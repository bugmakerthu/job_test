==> flow/design.v <==
`timescale 1ns / 1ps
`timescale 1ns/1ns
module topm#(
    parameter WIDTH            = 32
)        
	(
    input                      clk,
    input                      rst_n,
    input                      en_i,
    input[WIDTH-1:0]           data_i,
    input                      rdy_to_recieve,
    output                     en_o,
    output reg[WIDTH-1:0]          data_out,
    output                     rdy_to_send
    );
    wire[WIDTH-1:0] data_o;
    reg[WIDTH-1:0] data_out1;
    reg[WIDTH-1:0] data_out2;
    wire M2S_val;
    wire S2M_rdy;
    wire flag;
    wire [WIDTH-1:0] M2S_data;
    always@(posedge clk)begin
        data_out1 <= data_o;
    end
    always@(posedge clk)begin
        data_out <= (en_o&&rdy_to_recieve)?data_o:{WIDTH{1'bx}};
    end
    func#(
    .WIDTH(WIDTH)
    )   U_master     
	(
    .clk(clk),
    .rst_n(rst_n),
    .VALID_UP(en_i),
    .READY_UP(rdy_to_send),
    .DATA_UP(data_i),
    .VALID_DOWN(M2S_val),
    .READY_DOWN(S2M_rdy),
    .DATA_DOWN(M2S_data)
    );
    func#(
    .WIDTH(WIDTH)
    )   U_slave     
	(
    .clk(clk),
    .rst_n(rst_n),
    .VALID_UP(M2S_val),
    .READY_UP(S2M_rdy),
    .DATA_UP(M2S_data),
    .VALID_DOWN(en_o),
    .READY_DOWN(rdy_to_recieve),
    .DATA_DOWN(data_o)
    );
endmodule
module func#(
        parameter WIDTH            = 32
    )        
        (
        input                      clk,
        input                      rst_n,
        input                      VALID_UP,
        output reg                 READY_UP,
        input  [WIDTH-1:0]         DATA_UP,
        output                     VALID_DOWN,
        input                      READY_DOWN,
        output [WIDTH-1:0]         DATA_DOWN,
        output vas
        );
    wire                       store_data;
    reg    [WIDTH-1:0]         buffered_data;
    reg                        buffer_valid;
    assign store_data = VALID_UP && READY_UP && ~READY_DOWN;
    assign vas = (~store_data);
    always @(posedge clk)
        if (!rst_n)  buffer_valid <= 1'b0;
        else        buffer_valid <= buffer_valid ? ~READY_DOWN: store_data;
    always @(posedge clk)
        if (!rst_n)  buffered_data <= {WIDTH{1'b0}};
        else        buffered_data <= store_data ? DATA_UP : buffered_data;
    always @(posedge clk) begin
        if (!rst_n)  READY_UP <= 1'b1; 
        else        READY_UP <= READY_DOWN || ((~buffer_valid) && (~store_data));  
        end
    assign VALID_DOWN = READY_UP? VALID_UP : buffer_valid;
    assign DATA_DOWN  = READY_UP? DATA_UP  : buffered_data;
endmodule
# --- From RTL to reports: topm ---
# What the tools print for topm, step after step.
# Line numbers count from 1 in the design file above.
# Operators: Yosys type, input widths -> output width; for muxes data width and select width s.
# Library cell names are shortened.
setup:
  top: "topm"
  clk_port: "clk"
  cell_library: "sky130hd"
  corner: "tt_025C_1v80"

# --- Word level ---
# Counts by Yosys on the flattened word-level netlist (proc, flatten, opt, wreduce; memories kept). Register bits leave out memories and registers merged into their read ports (data or address); mux counts leave out enables and synchronous resets folded into registers. Print and check cells are left out. Cells with the same type and inputs are merged into one.
op_classes:
  logic: 6
  muxes: 7
  n_reduce_logical: 9
op_table:
  columns: ["cell", "n"]
  rows:
  - ["$mux 32", 3]
  - ["$logic_and 1x1->1", 7]
  - ["$not 1->1", 6]
  - ["$mux 1", 4]
  - ["$logic_or 1x1->1", 2]
bits:
  elab_cells: 29
  input_bits: 36
  output_inout_bits: 34
  regBits: 100

# --- Longest topological paths ---
# Depth = most cells in a row (Yosys ltp): at word level without a register or memory, in the mapped netlist without a sequential cell, where the memories' decode and read muxes count.
depth:
  ltp_word: 6
  ABC_AREA: 0
  depth_mapped: 7

# --- Netlist ---
# The flow's flattened synthesis, as Yosys stat reports it; memories are mapped. The netlist is that of the ABC_AREA named above (0 if unset); the other value can give another one.
mapped:
  cells: 405
  buffers: 37
  area_um2: 3841.2
  ffs: 100
  sequential_area_um2: 2001.9
by_type:
  columns: ["cell", "n", "type_area_um2"]
  rows:
  - ["dfxtp_1", 100, 2001.92]
  - ["mux2i_1", 32, 320.307]
  - ["o211a_1", 32, 320.307]
  - ["nand2_1", 64, 240.23]
  - ["a21boi_0", 23, 172.666]
  - ["a21oi_1", 34, 170.163]
  - ["nand3_1", 32, 160.154]
  - ["nor2_1", 32, 120.115]
  - ["clkbuf_1", 25, 93.84]
  - ["a21boi_1", 9, 67.565]
  - ["buf_6", 5, 56.304]
  - ["buf_2", 7, 35.034]
  - ["mux2_4", 1, 15.014]
  - ["nor3b_1", 2, 15.014]
  - ["mux2_2", 1, 11.261]
  - ["and3b_1", 1, 8.758]
  - ["or3b_2", 1, 8.758]
  - ["nand3b_1", 1, 7.507]
# Not listed: further types 3, cells in them 3.
# By module: a second synthesis without flattening, with its own total; a netlist apart from the flattened one above.
unflattened:
  hier_cells: 398
  hier_area_um2: 4131.5
# Rows give one instance, submodules left out.
modules:
  columns: ["mod", "n_cells", "instances", "mod_area_um2", "seq_area_um2"]
  rows:
  - ["func (WIDTH=32)", 183, 2, 1745.4, 680.7]
  - ["topm", 32, 1, 640.6, 640.6]

# --- Timing after synthesis ---
# OpenSTA on the mapped netlist: ideal clock, no wires. The path of least setup slack (recovery checks aside). Input and output delay are each 20% of the period. Register names are those of the netlist, which keeps one name where synthesis merged equal registers.
synth_path:
  path_type: "flip-flop to output port"
  from: "reg U_master.READY_UP"
  to: "out en_o"
  required_time_ns: 1.304
  path_stages: 5
  period_ns: 1.63
  path_slack_ns: -0.046
  t_arrival_ns: 1.350
  path_delay_ns: 1.350
  launch_ns: 0.000
  synth_period_reached_ns: 1.676
# "path_delay_ns" = arrival - input delay + setup time.
# A path that ends at an output port has no setup time.
# "path_stages": output pins that drive a net of the path, with the launching flip-flop's if there is one; two outputs of one cell count as two.
# "synth_period_reached_ns" = period - worst setup slack (recovery checks aside). The figure is calculated, with input and output delays left at 20% of the set period.
# Between the ends stands the longest chain of elaborated cells between them, by number of cells; it is not shown to be the way that was timed. Of several equally long chains one is given.
# A line is the first line of the expression or statement that the cell stems from. Yosys adds cells for indexed reads and writes and turns some case tables into memories.
synth_via:
  cell_sequence: "dfxtp_1 buf_6 mux2_4 clkbuf_1 mux2_2"
  elab_chain_len: 2
  cells_between: 2
  cone_lines: 1
  cone_classes: "mux (2)"
synth_lines:
  columns: ["element", "line_no", "rtl"]
  rows:
  - ["start: declaration", 63, "output reg                 READY_UP,"]
  - ["start: assignment", 82, "if (!rst_n)  READY_UP <= 1'b1;"]
  - ["start: assignment", 83, "else        READY_UP <= READY_DOWN || ((~buffer_valid) && (~store_data));"]
  - ["$mux 1 x2", 85, "assign VALID_DOWN = READY_UP? VALID_UP : buffer_valid;"]
  - ["end: declaration", 12, "output                     en_o,"]

# --- Worst path after layout ---
# From the final timing report of record 1: the path of least setup slack in the routed layout; clock arrival at registers is part of the times.
layout_path:
  path_type: "flip-flop to output port"
  from: "reg U_master.READY_UP"
  to: "out en_o"
  path_stages: 4
  path_slack_ns: -0.06
  t_arrival_ns: 1.42
  period_ns: 1.7
  launch_ns: 0.35
  required_time_ns: 1.36
# Between the ends stands the longest chain of elaborated cells between them, by number of cells; it is not shown to be the way that was timed. Of several equally long chains one is given.
layout_via:
  cell_sequence: "dfxtp_2 mux2_4 mux2_4 buf_6"
  elab_chain_len: 2
  cells_between: 2
  cone_lines: 1
  cone_classes: "mux (2)"
layout_lines:
  columns: ["element", "line_no", "rtl"]
  rows:
  - ["start: declaration", 63, "output reg                 READY_UP,"]
  - ["start: assignment", 82, "if (!rst_n)  READY_UP <= 1'b1;"]
  - ["start: assignment", 83, "else        READY_UP <= READY_DOWN || ((~buffer_valid) && (~store_data));"]
  - ["$mux 1 x2", 85, "assign VALID_DOWN = READY_UP? VALID_UP : buffer_valid;"]
  - ["end: declaration", 12, "output                     en_o,"]

# Module topm, platform sky130hd: 2 stored runs of the flow (Yosys, OpenROAD) with differing settings, in no particular order. Input and output delays are each 20% of the period that was set; the output load is 0.01 pF.
# "achievedPeriod_ns" means the clock period less the worst setup slack. The figure is calculated, with input and output delays left at 20% of the set period.
# "worst_path_time_ns" means the part of the period allowed to the worst setup path (the constraints hold back 20% at inputs and 20% at outputs) less its slack; where the path has registers, the arrival times of their clocks count too.
# By "design_power_uw" is meant OpenSTA's value without simulated activity: inputs other than the clock are taken to toggle once in ten clock periods, and the tool carries that through the logic.
runs:
  - name: "record 1"
    settings:
      period_ns: 1.7
      CORE_UTILIZATION: 38
      SETUP_SLACK_MARGIN: -0.04
      CORE_MARGIN: 4
      TNS_END_PERCENT: 95
      GPL_ROUTABILITY_DRIVEN: 0
      MIN_ROUTING_LAYER: "met1"
      CAP_MARGIN: 20
      SLEW_MARGIN: 20
    results:
      holdWs_ns: 0.328
      final_setup_ws_ns: -0.055
      post_route_util_pct: 49.8
      synthesis_area_um2: 3841.2
      die_um2: 11780.9
      design_power_uw: 4716
      timing.setup.tns_ns: -0.055
      final_cell_area_um2: 4893.4
      worst_path_time_ns: 1.42
      timing.worst_path_kind: "flip-flop to output port"
      achievedPeriod_ns: 1.755
  - name: "record 2"
    settings:
      period_ns: 2.09
      SETUP_SLACK_MARGIN: -0.2
      CAP_MARGIN: 20
      CORE_MARGIN: 2
      CORE_UTILIZATION: 40
      SLEW_MARGIN: 20
    results:
      holdWs_ns: 0.455
      final_setup_ws_ns: 0.006
      post_route_util_pct: 52.1
      synthesis_area_um2: 3841.2
      die_um2: 10403.0
      design_power_uw: 3807
      timing.setup.tns_ns: 0.000
      final_cell_area_um2: 4835.9
      worst_path_time_ns: 1.25
      timing.worst_path_kind: "input port to output port"
      achievedPeriod_ns: 2.084
